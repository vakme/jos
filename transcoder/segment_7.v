==> flow/design.v <==
`timescale 1ns / 1ps
module clockdiv #(parameter div = 25000000)(
    input clk,
    input rst,
    output reg slow_clk
    );
    localparam nbits = clogb2(div);
    reg [nbits-1:0] cnt;
    assign comp = (cnt == div-1);
    always @(posedge clk, posedge rst)
        if(rst)
                cnt <= {nbits{1'b0}};
        else if(comp)
                cnt <= {nbits{1'b0}};
        else
                cnt <= cnt + 1;
    always @(posedge clk, posedge rst)
        if(rst)
                slow_clk <= 1'b0;
        else if(comp)
                slow_clk <= 1'b1;
			 else
				slow_clk <= 1'b0;
    function integer clogb2;
        input reg [31:0] val;
        begin
                val = val-1;
                for(clogb2 = 0; val > 0;  clogb2 = clogb2+1)
                        val = val >> 1;
        end
    endfunction
endmodule
`timescale 1ns / 1ps
module MUX(
    input [1:0] m4out,
	input [15:0] out,
    output reg [3:0] out_4
    );
always @*
	case(m4out)
		2'b00:
			out_4 <= out[3:0];
		2'b01:
			out_4 <= out[7:4];
		2'b10:
			out_4 <= out[11:8];
		2'b11:
			out_4 <= out[15:12];
	endcase
endmodule
`timescale 1ns / 1ps
module cnt1dek(
    input clk,
    input rst,
    input en,
    output reg ovl,
    output reg [3:0] out
    );
always @(posedge clk, posedge rst)
	if(rst)
		out<=4'b0;
	else if(en)
		if(en)
			if(out==4'd9)
				out<=4'b0;
			else
				out<=out+1'b1;
always @(posedge clk, posedge rst)
	if(rst)
		ovl<=1'b0;
	else
		if(out==4'd9)
			ovl<=1'b1;
		else
			ovl<=1'b0;
endmodule
`timescale 1ns / 1ps
module cntBCD(
    input clk,
    input rst,
    input en,
    output [15:0] out
    );
localparam s = 4;
wire [s-1:0] ovl1;
wire [s:0] enn;
genvar i;
assign enn[0] = en;
generate for(i=0; i<s; i = i+1)
	begin: dek
		assign enn[i+1] = ovl1[i] & enn[i];
		cnt1dek bcd1 (clk, rst, enn[i], ovl1[i], out[4*i+3:4*i]);
	end
endgenerate
endmodule
`timescale 1ns / 1ps
module decoder(
    input [1:0] input_2,
    output reg [3:0] output_4
    );
always @*
	case(input_2)
		2'b00:
			output_4 <= 4'b1110;
		2'b01:
			output_4 <= 4'b1101;
		2'b10:
			output_4 <= 4'b1011;
		2'b11:
			output_4 <= 4'b0111;
	endcase
endmodule
`timescale 1ns / 1ps
`timescale 1ns / 1ps
module mod4clk(
    input clk,
    input rst,
    input en,
    output reg [1:0] out
    );
always @(posedge clk, posedge rst)
	if(rst)
		out<=2'b0;
	else if(en)
		out<=out+1'b1;
endmodule
`timescale 1ns / 1ps
module segment_7(
    input clk,
    input rst,
    input button,
    output [3:0] output_4,
    output [6:0] output_7
    );
wire [15:0] out;
wire [3:0] out_4;
wire [1:0] m4out;
clockdiv clock_div(clk, rst, slow_clk);
mod4clk m4clk(clk, rst, slow_clk, m4out);
decoder decod(m4out, output_4);
cntBCD cnt_bcd(clk, rst, button, out);
MUX mux(m4out, out, out_4);
transcoder transc(out_4, output_7);
endmodule
`timescale 1ns / 1ps
module transcoder(
    input [3:0] input_4,
    output [6:0] noutput_7
    );
reg [6:0] output_7 ;
always @* 
	case(input_4)
		4'b0000:
			output_7 <= 7'b0111111;  
		4'b0001:
			output_7 <= 7'b0000110;  
		4'b0010:
			output_7 <= 7'b1011011;  
		4'b0011:
			output_7 <= 7'b1001111;  
		4'b0100:
			output_7 <= 7'b1100110;  
		4'b0101:
			output_7 <= 7'b1101101;  
		4'b0110:
			output_7 <= 7'b1111101;  
		4'b0111:
			output_7 <= 7'b0000111;  
		4'b1000:
			output_7 <= 7'b1111111;  
		4'b1001:
			output_7 <= 7'b1101111;  
		default:
			output_7 <= 7'b0000000;
	endcase
assign noutput_7 = ~output_7;
endmodule
### Step by step through the tools: segment_7

The steps from the RTL of segment_7 to its reports follow in flow order.
Lines are those of the file above, counted from 1.
Cell names lack the library's common part.
The mark n/a stands for no value.

| design | value |
|---|---|
| design top | segment_7 |
| clock | clk |
| standard-cell library | sky130hd |
| timing corner | tt_025C_1v80 |

### Word level

Yosys after proc, flatten, opt, wreduce and memory -nomap, before mapping. Enables and synchronous resets that opt folds into registers are not counted as muxes. Memory bits, and registers merged into a memory's read port (data or address), are not among the register bits. Print and check cells are not counted. Equal cells are merged and count once.
Memory sizes are those after Yosys's memory passes, which may raise the word count (mostly to a power of two), join words into wider ones and drop unused or constant bits.

| bit counts | value |
|---|---|
| flip-flop bits (word level) | 47 |
| bits in read-only memories | 112 |
| memories kept | 1 |
| bits of input ports | 3 |
| output and inout bits | 11 |
| cells after elaboration | 41 |

| operators by class | value |
|---|---|
| add/subtract/negate cells | 6 |
| eq/ne operators | 8 |
| muxes and demuxes | 11 |
| bitwise gates (word level) | 4 |
| reduce/logical cells | 1 |

Memories:

| memory | words | bits a word | read ports | wr ports | RTL line | RTL |
|---|---|---|---|---|---|---|
| (name not given) | 16 | 7 | 1 | 0 | 152 | `case(input_4)` |

Operator list:

| operator | count |
|---|---|
| 4-bit parallel mux with 4-bit select | 2 |
| 25-bit by 1-bit adder with 25-bit output with constant B | 1 |
| 25-bit equality test with constant B | 1 |
| 25-bit two-way mux | 1 |
| 4-bit by 1-bit adder with 4-bit output with constant B | 4 |
| 4-bit equality test with constant B | 4 |
| 4-bit two-way mux | 4 |
| 7-bit inverter | 1 |
| 2-bit equality test with constant B | 2 |
| 1-bit two-way mux | 4 |
| 1-bit bitwise AND | 3 |
| 2-bit by 1-bit adder with 2-bit output with constant B | 1 |
| 2-bit by 1-bit equality test with 1-bit output with constant B | 1 |
| 2-bit zero test | 1 |

### Longest topological paths

Depth = most cells in a row (Yosys ltp): at word level without a register or memory, in the mapped netlist without a sequential cell, where the memories' decode and read muxes count.

| logic depth | value |
|---|---|
| word-level depth | 3 |
| ABC_AREA | 0 |
| depth in mapped cells | 9 |
| mapped depth without buffers | 9 |

### Netlist

Yosys stat after the flow's synthesis: flattened, memories mapped to cells. It holds for the ABC_AREA given above (unset counts as 0); a run with the other value may have another netlist.
Totals and module areas in this step are rounded.

| mapped netlist | value |
|---|---|
| cell count | 250 |
| mapped area | 2490 um^2 |
| sequential part of the area | 1180 um^2 |
| flip-flops | 47 |

Cells by type:

| type | count |
|---|---|
| dfrtp_1 | 47 |
| ha_1 | 10 |
| xnor2_1 | 12 |
| a21oi_1 | 19 |
| xor2_1 | 10 |
| inv_1 | 19 |
| nand2_1 | 18 |
| mux2i_1 | 6 |
| nand3_1 | 12 |
| or4_1 | 8 |
| mux2_2 | 5 |
| o21ai_0 | 10 |
| nor2_1 | 11 |
| a222oi_1 | 4 |
| nor3_1 | 8 |
| nand4_1 | 6 |
| o31ai_1 | 5 |
| nor2b_1 | 5 |

Not listed: further types 19, cells in them 35.
The figures by module come from a second, unflattened synthesis with its own total; it is not the netlist above.

| unflattened totals | value |
|---|---|
| cells (unflattened synthesis) | 264 |
| area total of the unflattened synthesis | 2640 um^2 |

Rows give one instance, submodules left out.

Modules:

| module | times used | cells | area (um^2) | sequential area (um^2) |
|---|---|---|---|---|
| clockdiv | 1 | 135 | 1360 | 651 |
| cnt1dek | 4 | 21 | 215 | 125 |
| transcoder | 1 | 28 | 190 | 0.0 |
| MUX | 1 | 4 | 105 | 0.0 |
| mod4clk | 1 | 6 | 75.1 | 50.0 |
| cntBCD | 1 | 3 | 23.8 | 0.0 |
| decoder | 1 | 4 | 22.5 | 0.0 |
| segment_7 | 1 | 0 | 0.0 | 0.0 |

### Timing after synthesis

Source: OpenSTA report_checks on the synthesized netlist (no wires, ideal clock, input and output delay 20% of the period each), path of least setup slack; recovery checks are left aside. Register names are those of the netlist, which keeps one name where synthesis merged equal registers.

| path post-synthesis | value |
|---|---|
| path kind | register to output |
| from | reg m4clk.out[0] |
| to | out output_7[4] |
| period | 3.85 ns |
| time at the first pin | 0.000 ns |
| data arrival time | 2.092 ns |
| data required time | 3.080 ns |
| setup slack | 0.988 ns |
| path delay | 2.092 ns |
| stages | 7 |
| path buffers | 0 |
| synthesis period reached | 2.862 ns |

"path delay" = arrival - input delay + setup time.
At an output port there is no setup time.
"stages": output pins that drive a net of the path, with the launching flip-flop's if there is one; two outputs of one cell count as two.
"synthesis period reached" is the clock period less the worst setup slack; recovery checks do not enter. This is arithmetic on one report: input and output delays are still those of the set period (20% each).
Between the ends stands the longest chain of elaborated cells between them, by number of cells; it is not shown to be the way that was timed. Of several equally long chains one is given.
Each line given opens the expression or statement behind the cell; cells for indexed reads and writes are added by Yosys, which also makes memories of some case tables.
The chain passes a memory read, where the word-level depth is cut; so it can be longer than that depth.

| on the way, post-synthesis | value |
|---|---|
| cell sequence | dfrtp_1 -> inv_1 -> ha_1 -> clkinv_1 -> mux2i_1 -> mux2_2 -> a21oi_1 |
| cells in the longest elaborated chain | 4 |
| elaborated cells on any way between the ends | 7 |

RTL lines, path post-synthesis:

| what | RTL line | RTL |
|---|---|---|
| from (decl) | 119 | `output reg [1:0] out` |
| from (assign) | 123 | `out<=2'b0;` |
| from (assign) | 125 | `out<=out+1'b1;` |
| 2-bit equality test | 40 | `case(m4out)` |
| 4-bit parallel mux with 4-bit select | 40 |  |
| memory read 16 x 7 bit | 152 | `case(input_4)` |
| 7-bit inverter | 176 | `assign noutput_7 = ~output_7;` |
| to (decl) | 133 | `output [6:0] output_7` |

Some nets on the timed path still bear RTL names; the line given drives or declares the net.

Nets with RTL names, path post-synthesis:

| signal | RTL line | RTL |
|---|---|---|
| output_4[0] | 102 | `case(input_2)` |

### Timing after layout

Path of least setup slack in the final report of flow run A (OpenROAD, finished layout, wires in). Where an end is a register, its clock arrival counts in the times.

| path post-layout | value |
|---|---|
| path kind | register to output |
| from | reg m4clk.out[0] |
| to | out output_7[6] |
| period | 5.14 ns |
| time at the first pin | 0.28 ns |
| data arrival time | 2.74 ns |
| data required time | 4.11 ns |
| setup slack | 1.38 ns |
| stages | 10 |
| path buffers | 2 |

Between the ends stands the longest chain of elaborated cells between them, by number of cells; it is not shown to be the way that was timed. Of several equally long chains one is given.
The chain passes a memory read, where the word-level depth is cut; so it can be longer than that depth.

| on the way, post-layout | value |
|---|---|
| cell sequence | dfrtp_1 -> inv_1 -> ha_1 -> a222oi_1 -> mux2i_2 -> buf_4 -> ha_1 -> mux2i_1 -> a21oi_1 -> clkdlybuf4s50_1 |
| cells in the longest elaborated chain | 4 |
| elaborated cells on any way between the ends | 7 |

RTL lines, path post-layout:

| what | RTL line | RTL |
|---|---|---|
| from (decl) | 119 | `output reg [1:0] out` |
| from (assign) | 123 | `out<=2'b0;` |
| from (assign) | 125 | `out<=out+1'b1;` |
| 2-bit equality test | 40 | `case(m4out)` |
| 4-bit parallel mux with 4-bit select | 40 |  |
| memory read 16 x 7 bit | 152 | `case(input_4)` |
| 7-bit inverter | 176 | `assign noutput_7 = ~output_7;` |
| to (decl) | 133 | `output [6:0] output_7` |

Record of 2 stored runs of the RTL-to-layout flow on segment_7, platform sky130hd. The runs are unordered. Constraints: input delay and output delay 20% of the set period each, output load 0.01 pF.
"clock period reached" means the clock period less the worst setup slack. The figure is calculated, with input and output delays left at 20% of the set period.
"power consumption": no workload was simulated; the value follows from the tool's default switching activity.
Measured values are rounded.

#### Flow run A

| setting | value |
|---|---|
| period_ns | `5.14` |
| CORE_UTILIZATION | `19` |
| SETUP_SLACK_MARGIN | `1.33` |
| PLACE_DENSITY_LB_ADDON | `0.02` |
| CORE_MARGIN | `6` |
| CELL_PAD_IN_SITES_DETAIL_PLACEMENT | `0` |
| TNS_END_PERCENT | `75` |
| CAP_MARGIN | `20` |
| SLEW_MARGIN | `20` |

| result | value |
|---|---|
| total negative setup slack | 0.000 ns |
| overall die area | 16000 um^2 |
| std-cell area (final layout) | 3100 um^2 |
| worst hold slack in the final report | 0.490 ns |
| worst setup slack after layout | 1.38 ns |
| utilization in the final report | 24.4 % |
| clock period reached | 3.764 ns |
| mapped cell area after synthesis | 2490 um^2 |
| power consumption | 0.00123 W |

#### Flow run B

| setting | value |
|---|---|
| period_ns | `4.79` |
| CORE_UTILIZATION | `58` |
| PLACE_DENSITY_LB_ADDON | `0.2` |
| HOLD_SLACK_MARGIN | `0.27` |
| CORE_MARGIN | `8` |
| GPL_TIMING_DRIVEN | `1` |
| CTS_CLUSTER_SIZE | `83` |
| CAP_MARGIN | `25` |
| SLEW_MARGIN | `30` |

| result | value |
|---|---|
| total negative setup slack | 0.000 ns |
| overall die area | 6650 um^2 |
| std-cell area (final layout) | 2790 um^2 |
| worst hold slack in the final report | 0.489 ns |
| worst setup slack after layout | 0.838 ns |
| utilization in the final report | 65.9 % |
| clock period reached | 3.952 ns |
| mapped cell area after synthesis | 2490 um^2 |
| power consumption | 0.00115 W |
